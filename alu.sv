==> flow/design.v <==
interface alu_if(input bit clk);
    logic rst_n,ALU_en,a_en,b_en;
    logic signed [4:0] A,B;
    logic signed [5:0] C;
    logic [2:0] a_op;
    logic [1:0] b_op;
endinterface 
module ALU (
    input clk,rst_n,ALU_en,
    input signed [4:0] A,B,
    input a_en,b_en,
    input [2:0] a_op,
    input [1:0] b_op,
    output reg [5:0] C
);
    always @(posedge clk,negedge rst_n) begin
        if(!rst_n)  
                C<='b0;
        else
            if(ALU_en)
                if(a_en && !b_en)
                    case (a_op)
                            3'd0: C<= A+B;
                        3'd0: C<= A+B;
                        3'd1: C<= A-B;
                        3'd2: C<= A^B;
                            3'd3: C<= A&B;
                            3'd4: C<= A&B;
                        3'd5: C<= A|B;
                        3'd6: C<= A~^B;
                        default: C<='hFF; 
                    endcase
                else if(!a_en && b_en)
                    case (b_op)
                        2'd0: C<= ~(A & B);
                            2'd1: C<= A+B;
                            2'd2: C<= A+B;
                        default: C<='hFF; 
                    endcase
                else if(a_en && b_en)
                    case (b_op)
                        2'd0: C<= A^B;
                        2'd1: C<= A~^B;
                        2'd2: C<= A-1;
                        2'd3: C<= B+2;
                    endcase
                else
                    C<=C;
            else
                C<=C;
    end
endmodule
Step by step through the tools: ALU
What the tools print for ALU, step after step.
Lines are those of the file above, counted from 1.
Library cell names are shortened.
The mark - stands for no value.

set-up
  top module = ALU
  clock = clk
  library = sky130hd
  library corner = tt_025C_1v80

Word level
Yosys after proc, flatten, opt, wreduce and memory -nomap, before mapping. Memory bits, and registers merged into a memory's read port (data or address), are not among the register bits. Print and check cells are not counted. Equal cells are merged and count once.

word-level totals
  bits in registers = 6
  bits in writable memories = 0
  clocked read ports x word width = 0
  latch bits = 0
  memories kept = 0
  memory bits (read-only) = 0

operators by class
  add/sub/neg operators = 4
  multipliers = 0
  order comparisons = 0
  mux-type cells = 6
  shift-type cells = 0
  bitwise logic cells = 5
  eq/ne operators = 9
  reduce/logical cells = 11
  div/mod/pow operators = 0

operators with widths
  cell                                                         number
  6-bit case mux with 6-bit select                             1
  6-bit case mux with 4-bit select                             1
  6-bit two-way mux                                            3
  6-bit case mux with 2-bit select                             1
  3-bit == test with constant B                                3
  3-bit by 2-bit == test with 1-bit output with constant B     2
  5-bit by 2-bit subtractor with 6-bit output with constant B  1
  5-bit by 3-bit adder with 6-bit output with constant B       1
  5-bit by 5-bit adder with 6-bit output                       1
  5-bit by 5-bit subtractor with 6-bit output                  1
  5-bit by 5-bit bitwise XNOR with 6-bit output                1
  5-bit NOT with 6-bit output                                  1
  5-bit bitwise AND                                            1
  5-bit OR                                                     1
  5-bit bitwise XOR                                            1
  2-bit == test with constant B                                2
  2-bit OR reduction                                           2
  1-bit logical AND                                            3
  3-bit by 1-bit == test with 1-bit output with constant B     1
  3-bit zero test                                              1
  3-bit nonzero test                                           1
  1-bit zero test                                              2
  2-bit by 1-bit == test with 1-bit output with constant B     1
  2-bit zero test                                              1
  2-bit AND reduction                                          1

Longest topological paths
Yosys ltp: most cells in a row. Word level: on the elaborated netlist, between registers, memories and ports. Mapped: between sequential cells and ports; inverters and the memories' decode and read muxes count.

depth
  word-level depth = 5
  ABC_AREA = 0
  depth in mapped cells = 9
  mapped depth without buffers = 9

Netlist
The flow's flattened synthesis, as Yosys stat reports it; memories are mapped. The netlist is that of the ABC_AREA named above (0 if unset); the other value can give another one.

mapped netlist
  buffer cells = 10
  standard cells after synthesis = 204
  synthesis area = 1544.0 um2
  flip-flop cells = 6
  sequential part of the area = 150.1 um2

cells by type
  cell type  number
  ha_1       21
  dfrtp_1    6
  inv_1      25
  o21ai_0    16
  a21oi_1    12
  xnor2_1    6
  nor2_1     12
  xor2_1     5
  fa_1       2
  mux2i_1    4
  nand2_1    10
  nor2b_1    6
  nand3_1    6
  nor3b_1    4
  o211ai_1   4
  o221ai_1   3
  nand2b_1   4
  buf_6      2

Not listed: further types 39, cells in them 56.

Timing after synthesis
Source: OpenSTA report_checks on the synthesized netlist (no wires, ideal clock, input and output delay 20% of the period each), path of least setup slack; recovery checks are left aside. Register names are those of the netlist, which keeps one name where synthesis merged equal registers.

timing post-synthesis
  kind = input -> register
  from = input A[0]
  to = register C[1]
  buffers on the path = 0
  driving pins on the path = 6
  external input delay = 0.712 ns
  path slack = 1.107 ns
  path delay = 1.741 ns
  data arrival time = 2.326 ns
  time at the first pin = 0.712 ns
  period = 3.56 ns
  synthesis period reached = 2.453 ns

"path delay" = arrival - input delay + setup time.
"driving pins on the path": output pins that drive a net of the path, with the launching flip-flop's if there is one; two outputs of one cell count as two.
"synthesis period reached" is the clock period less the worst setup slack; recovery checks do not enter. This is arithmetic on one report: input and output delays are still those of the set period (20% each).
Between the ends stands the longest chain of elaborated cells between them, by number of cells; it is not shown to be the way that was timed. Of several equally long chains one is given.
Each line given opens the expression or statement behind the cell; cells for indexed reads and writes are added by Yosys, which also makes memories of some case tables.
At most two assigning lines are given for a register; there are more.

on the way, post-synthesis
  path through = ha_1 fa_1 mux2_4 mux4_2 a21oi_1 o22ai_1
  length of the longest elaborated chain = 5

RTL lines, path post-synthesis
  element                                      RTL line  RTL
  from (decl)                                  10        input signed [4:0] A,B,
  5-bit by 2-bit subtractor with 6-bit output  44        2'd2: C<= A-1;
  6-bit case mux with 4-bit select             41        case (b_op)
  6-bit two-way mux                            40        else if(a_en && b_en)
  6-bit two-way mux                            33        else if(!a_en && b_en)
  6-bit two-way mux                            21        if(a_en && !b_en)
  to (assign)                                  23        3'd0: C<= A+B;
  to (assign)                                  24        3'd0: C<= A+B;
  to (decl)                                    14        output reg [5:0] C

Worst path after layout
Path of least setup slack in the final report of flow run A (OpenROAD, finished layout, wires in). Where an end is a register, its clock arrival counts in the times.

timing after layout
  kind = input -> register
  from = input A[0]
  to = register C[1]
  data arrival time = 3.26 ns
  external input delay = 0.92 ns
  path slack = 1.43 ns
  time at the first pin = 0.92 ns
  driving pins on the path = 7
  buffers on the path = 1
  period = 4.59 ns

Between the ends stands the longest chain of elaborated cells between them, by number of cells; it is not shown to be the way that was timed. Of several equally long chains one is given.
At most two assigning lines are given for a register; there are more.

on the way, after layout
  path through = clkdlybuf4s50_1 ha_1 fa_1 mux2_4 mux4_2 a21oi_1 o22ai_1
  length of the longest elaborated chain = 5

RTL lines, path after layout
  element                                      RTL line  RTL
  from (decl)                                  10        input signed [4:0] A,B,
  5-bit by 2-bit subtractor with 6-bit output  44        2'd2: C<= A-1;
  6-bit case mux with 4-bit select             41        case (b_op)
  6-bit two-way mux                            40        else if(a_en && b_en)
  6-bit two-way mux                            33        else if(!a_en && b_en)
  6-bit two-way mux                            21        if(a_en && !b_en)
  to (assign)                                  23        3'd0: C<= A+B;
  to (assign)                                  24        3'd0: C<= A+B;
  to (decl)                                    14        output reg [5:0] C

Stored flow runs of ALU (2 of them; Yosys, OpenROAD, sky130hd). They differ in their settings and are not a sequence. Constraints: input delay and output delay 20% of the set period each, output load 0.01 pF.
"achieved clock period (ns)" means the clock period less the worst setup slack. The figure is calculated, with input and output delays left at 20% of the set period.
"worst setup path time (ns)" means the part of the period allowed to the worst setup path (the constraints hold back 20% at inputs and 20% at outputs) less its slack; where the path has registers, the arrival times of their clocks count too.
"finish__power__total" rests on the timing tool's default activity at the inputs, not on a simulated workload.

settings of flow run A
{
  "period_ns": 4.59,
  "CORE_UTILIZATION": 29,
  "CORE_ASPECT_RATIO": 1.0,
  "CORE_MARGIN": 2,
  "CTS_CLUSTER_SIZE": 73,
  "CAP_MARGIN": 0,
  "MAX_ROUTING_LAYER": "met4",
  "SLEW_MARGIN": 20
}
report of flow run A
yosys chip area after synthesis (um^2): 1544.0
finish__design__die__area: 5923.6
finish__design__instance__area__stdcell: 1858.0
finish__design__instance__utilization: 0.3638
finish__timing__setup__ws: 1.432
finish__timing__setup__tns: 0.000
finish__timing__hold__ws: 0.531
finish__power__total: 3.410e-04
achieved clock period (ns): 3.158
worst setup path time (ns): 2.24
worst setup path kind: input -> register

settings of flow run B
{
  "period_ns": 3.77,
  "CORE_UTILIZATION": 58,
  "SETUP_SLACK_MARGIN": 0.45,
  "PLACE_DENSITY_LB_ADDON": 0.06,
  "CELL_PAD_IN_SITES_GLOBAL_PLACEMENT": 3,
  "TNS_END_PERCENT": 35,
  "ABC_AREA": 0,
  "CTS_CLUSTER_SIZE": 57,
  "CAP_MARGIN": 30,
  "MAX_ROUTING_LAYER": "met4",
  "CORE_MARGIN": 2,
  "SLEW_MARGIN": 20
}
report of flow run B: did not finish, place, FLW-0024
